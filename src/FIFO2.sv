==> flow/design.v <==
module FIFO2
#(
  parameter DEPTH  =  8,
  parameter DATA_WIDTH  =  4
)(
  input  logic  clk_i, rst_ni,
  input  logic  wr_en, rd_en,
  input  logic  [DATA_WIDTH-1:0] data_i,
  output logic  empty_o,
  output logic  [DATA_WIDTH-1:0] data_o
);
  logic [$clog2(DEPTH) : 0] w_ptr, r_ptr;
  logic [DATA_WIDTH-1:0] fifo [DEPTH];
  logic full;
  always_ff @(posedge clk_i or negedge rst_ni) begin
    if (!rst_ni) begin
      w_ptr  <= 0;
      r_ptr  <= 0;
      data_o <= 0;
    end
    else begin
      if  (wr_en & !full)  begin
        fifo[w_ptr[2:0]] <= data_i;
        w_ptr <= w_ptr + 1;
      end
      if  (rd_en & !empty_o)  begin
        data_o <= fifo[r_ptr[2:0]];
        r_ptr  <= r_ptr + 1;
        fifo[r_ptr[2:0]] <= 0;
      end
    end
  end
  assign full  = ({~w_ptr[3], w_ptr[2:0]} == r_ptr);
  assign empty_o = (w_ptr == r_ptr);
endmodule
# From RTL to reports: FIFO2
# What the tools print for FIFO2, step after step.
# Lines are those of the file above, counted from 1.
# Operators: Yosys type, input widths -> output width; for muxes data width and select width s.
# Cell names lack the library's common part.
# A cell with -- has no value.
# design
top,FIFO2
clk_port,clk_i
library,sky130hd
lib_corner,tt_025C_1v80

# Word level
# Source: Yosys, flattened and elaborated. Widths are those after wreduce. Registers that Yosys merges into a memory's read port (data or address) are not register bits. Print and check cells do not count. Equal cells are merged and count once.
# word_totals
ff_bits,44
in_bits,8
# op_classes
add_sub_neg,2
equal,16
n_mux,33
logic,3
reduce_and_logical,4
# ops
operator,count
$mux 4,32
$pmux 4 s8,1
$eq 3x3->1 const B,8
$eq 3x2->1 const B,4
$add 4x1->4 const B,2
$eq 4x4->1,2
$eq 3x1->1 const B,2
$logic_not 3->1,2
$and 1x1->1,2
$logic_not 1->1,2
$not 1->1,1

# Longest topological paths
# Longest topological path by Yosys (ltp), each cell counted once; first at word level (registers and memories cut), then after technology mapping (sequential cells cut; the memories' decode and read muxes count).
# depth
depth_word,7
abc_area,1
depth_mapped,11
depth_no_buf,9

# Synthesis result
# The flow's flattened synthesis, as Yosys stat reports it; memories are mapped. The netlist is that of the ABC_AREA named above (0 if unset); the other value can give another one.
# The area totals of this step are shown rounded.
# by_type
cell_type,count
edfxtp_1,32
nand2_1,115
dfrtp_1,12
nor2_1,68
inv_1,50
ha_1,12
nand3_4,8
nor2_2,16
nand3_1,16
o22ai_1,6
xor2_1,4
buf_6,3
clkbuf_4,4
nand3b_1,4
nand2_4,2
buf_12,1
nand2_8,1
nand2_2,2
# Not listed: further types 9, cells in them 14.
# mapped
cell_count,370
yosys_area_um2,2920
ff_cells,44
buf_cells,9

# Timing after synthesis
# Source: OpenSTA report_checks on the synthesized netlist (no wires, ideal clock, input and output delay 20% of the period each), path of least setup slack; recovery checks are left aside. Register names are those of the netlist, which keeps one name where synthesis merged equal registers.
# synth_path
kind,flip-flop to flip-flop
start,reg r_ptr[0]
end,reg fifo[7][0]
period_ns,2.36
setup_time_ns,0.254
launch_ns,0.000
t_arrival_ns,1.233
required_ns,2.106
path_slack_ns,0.873
path_delay_ns,1.487
path_stages,11
synth_period_reached_ns,1.487
# "path_delay_ns" = arrival - input delay + setup time.
# "path_stages" counts driving pins, that of a launching flip-flop among them; a cell with two outputs on the path counts twice.
# "synth_period_reached_ns" = period - worst setup slack (recovery checks aside). The figure is calculated, with input and output delays left at 20% of the set period.
# The rows between start and end are the longest chain of elaborated cells between them; the timing report does not say that the signal goes this way. Where chains are equally long, one stands for them.
# Each line given opens the expression or statement behind the cell; cells for indexed reads and writes are added by Yosys, which also makes memories of some case tables.
# Lines with a computed index may be missing from the assigning lines.
# synth_via
path_cell_list,dfrtp_1 -> inv_1 -> nand2_1 -> nand2_2 -> nor2_4 -> nand2_2 -> buf_12 -> nand3_4 -> nand2_1 -> nand2_1 -> nor2_2
elab_chain_len,6
cone_cells,10
classes_between,eq/ne: 3; mux: 3; logic: 2; reduce/logical: 2
# synth_lines
element,line_no,rtl
"start, declared",12,"logic [$clog2(DEPTH) : 0] w_ptr, r_ptr;"
"start, assigned",18,r_ptr  <= 0;
"start, assigned",28,r_ptr  <= r_ptr + 1;
$eq 4x4->1,33,"assign full  = ({~w_ptr[3], w_ptr[2:0]} == r_ptr);"
$logic_not 1->1,22,if  (wr_en & !full)  begin
$and 1x1->1,22,
$mux 4,22,
$mux 4,29,fifo[r_ptr[2:0]] <= 0;
$mux 4,26,if  (rd_en & !empty_o)  begin
"end, declared",13,logic [DATA_WIDTH-1:0] fifo [DEPTH];

# Path in the finished layout
# From the final timing report of run A: the path of least setup slack in the routed layout; clock arrival at registers is part of the times.
# layout_path
kind,flip-flop to flip-flop
start,reg w_ptr[0]
end,reg fifo[0][0]
period_ns,1.28
setup_time_ns,0.14
launch_ns,0.28
t_arrival_ns,1.71
required_ns,1.43
path_slack_ns,-0.29
path_stages,10
# The rows between start and end are the longest chain of elaborated cells between them; the timing report does not say that the signal goes this way. Where chains are equally long, one stands for them.
# Lines with a computed index may be missing from the assigning lines.
# layout_via
path_cell_list,dfrtp_1 -> inv_2 -> nand2_1 -> nand2_2 -> nor2_4 -> buf_4 -> nand3_4 -> nand3b_1 -> nand2_1 -> nor2_1
elab_chain_len,6
cone_cells,11
classes_between,eq/ne: 2; mux: 4; logic: 2; reduce/logical: 3
# layout_lines
element,line_no,rtl
"start, declared",12,"logic [$clog2(DEPTH) : 0] w_ptr, r_ptr;"
"start, assigned",17,w_ptr  <= 0;
"start, assigned",24,w_ptr <= w_ptr + 1;
$eq 4x4->1,33,"assign full  = ({~w_ptr[3], w_ptr[2:0]} == r_ptr);"
$logic_not 1->1,22,if  (wr_en & !full)  begin
$and 1x1->1,22,
$mux 4,22,
$mux 4,29,fifo[r_ptr[2:0]] <= 0;
$mux 4,26,if  (rd_en & !empty_o)  begin
"end, declared",13,logic [DATA_WIDTH-1:0] fifo [DEPTH];

# Design FIFO2 on sky130hd. What follows are 2 stored runs of the flow, each under its own settings; their order means nothing. The constraints put input and output delay at 20% of the set period each and load the outputs with 0.01 pF.
# "achievedPeriod_ns": clock period set for the run, less the worst setup slack. It is reckoned from that one timing run; input and output delays stay at 20% of the period that was set.
# "worst_path_allowed_less_slack_ns" means the part of the period allowed to the worst setup path (the constraints hold back 20% at inputs and 20% at outputs) less its slack; where the path has registers, the arrival times of their clocks count too.
# "power_mw" is the tool's figure for a default switching activity; nothing was simulated.
# Values from the reports are rounded here.
# Among the settings, . means not set for that run.
stored run,period_ns,CORE_UTILIZATION,SETUP_SLACK_MARGIN,PLACE_DENSITY_LB_ADDON,CORE_MARGIN,TNS_END_PERCENT,ABC_AREA,GPL_ROUTABILITY_DRIVEN,CTS_CLUSTER_SIZE,SLEW_MARGIN,CAP_MARGIN,achievedPeriod_ns,cell_area_final_um2,final_util_pct,fin_ws_ns,dieArea_um2,setupTns_ns,worst_path_allowed_less_slack_ns,timing.worst_path_kind,post_synth_area_um2,power_mw
run A,1.28,24,0.17,0.2,3,10,1,0,16,5,20,1.569,3800,32.6,-0.289,13500,-10.8,1.57,flip-flop to flip-flop,2920,8.53
run B,2.17,40,.,.,2,.,.,.,.,20,20,2.061,3180,47.0,0.109,7660,0.000,1.63,flip-flop to output port,2790,4.53
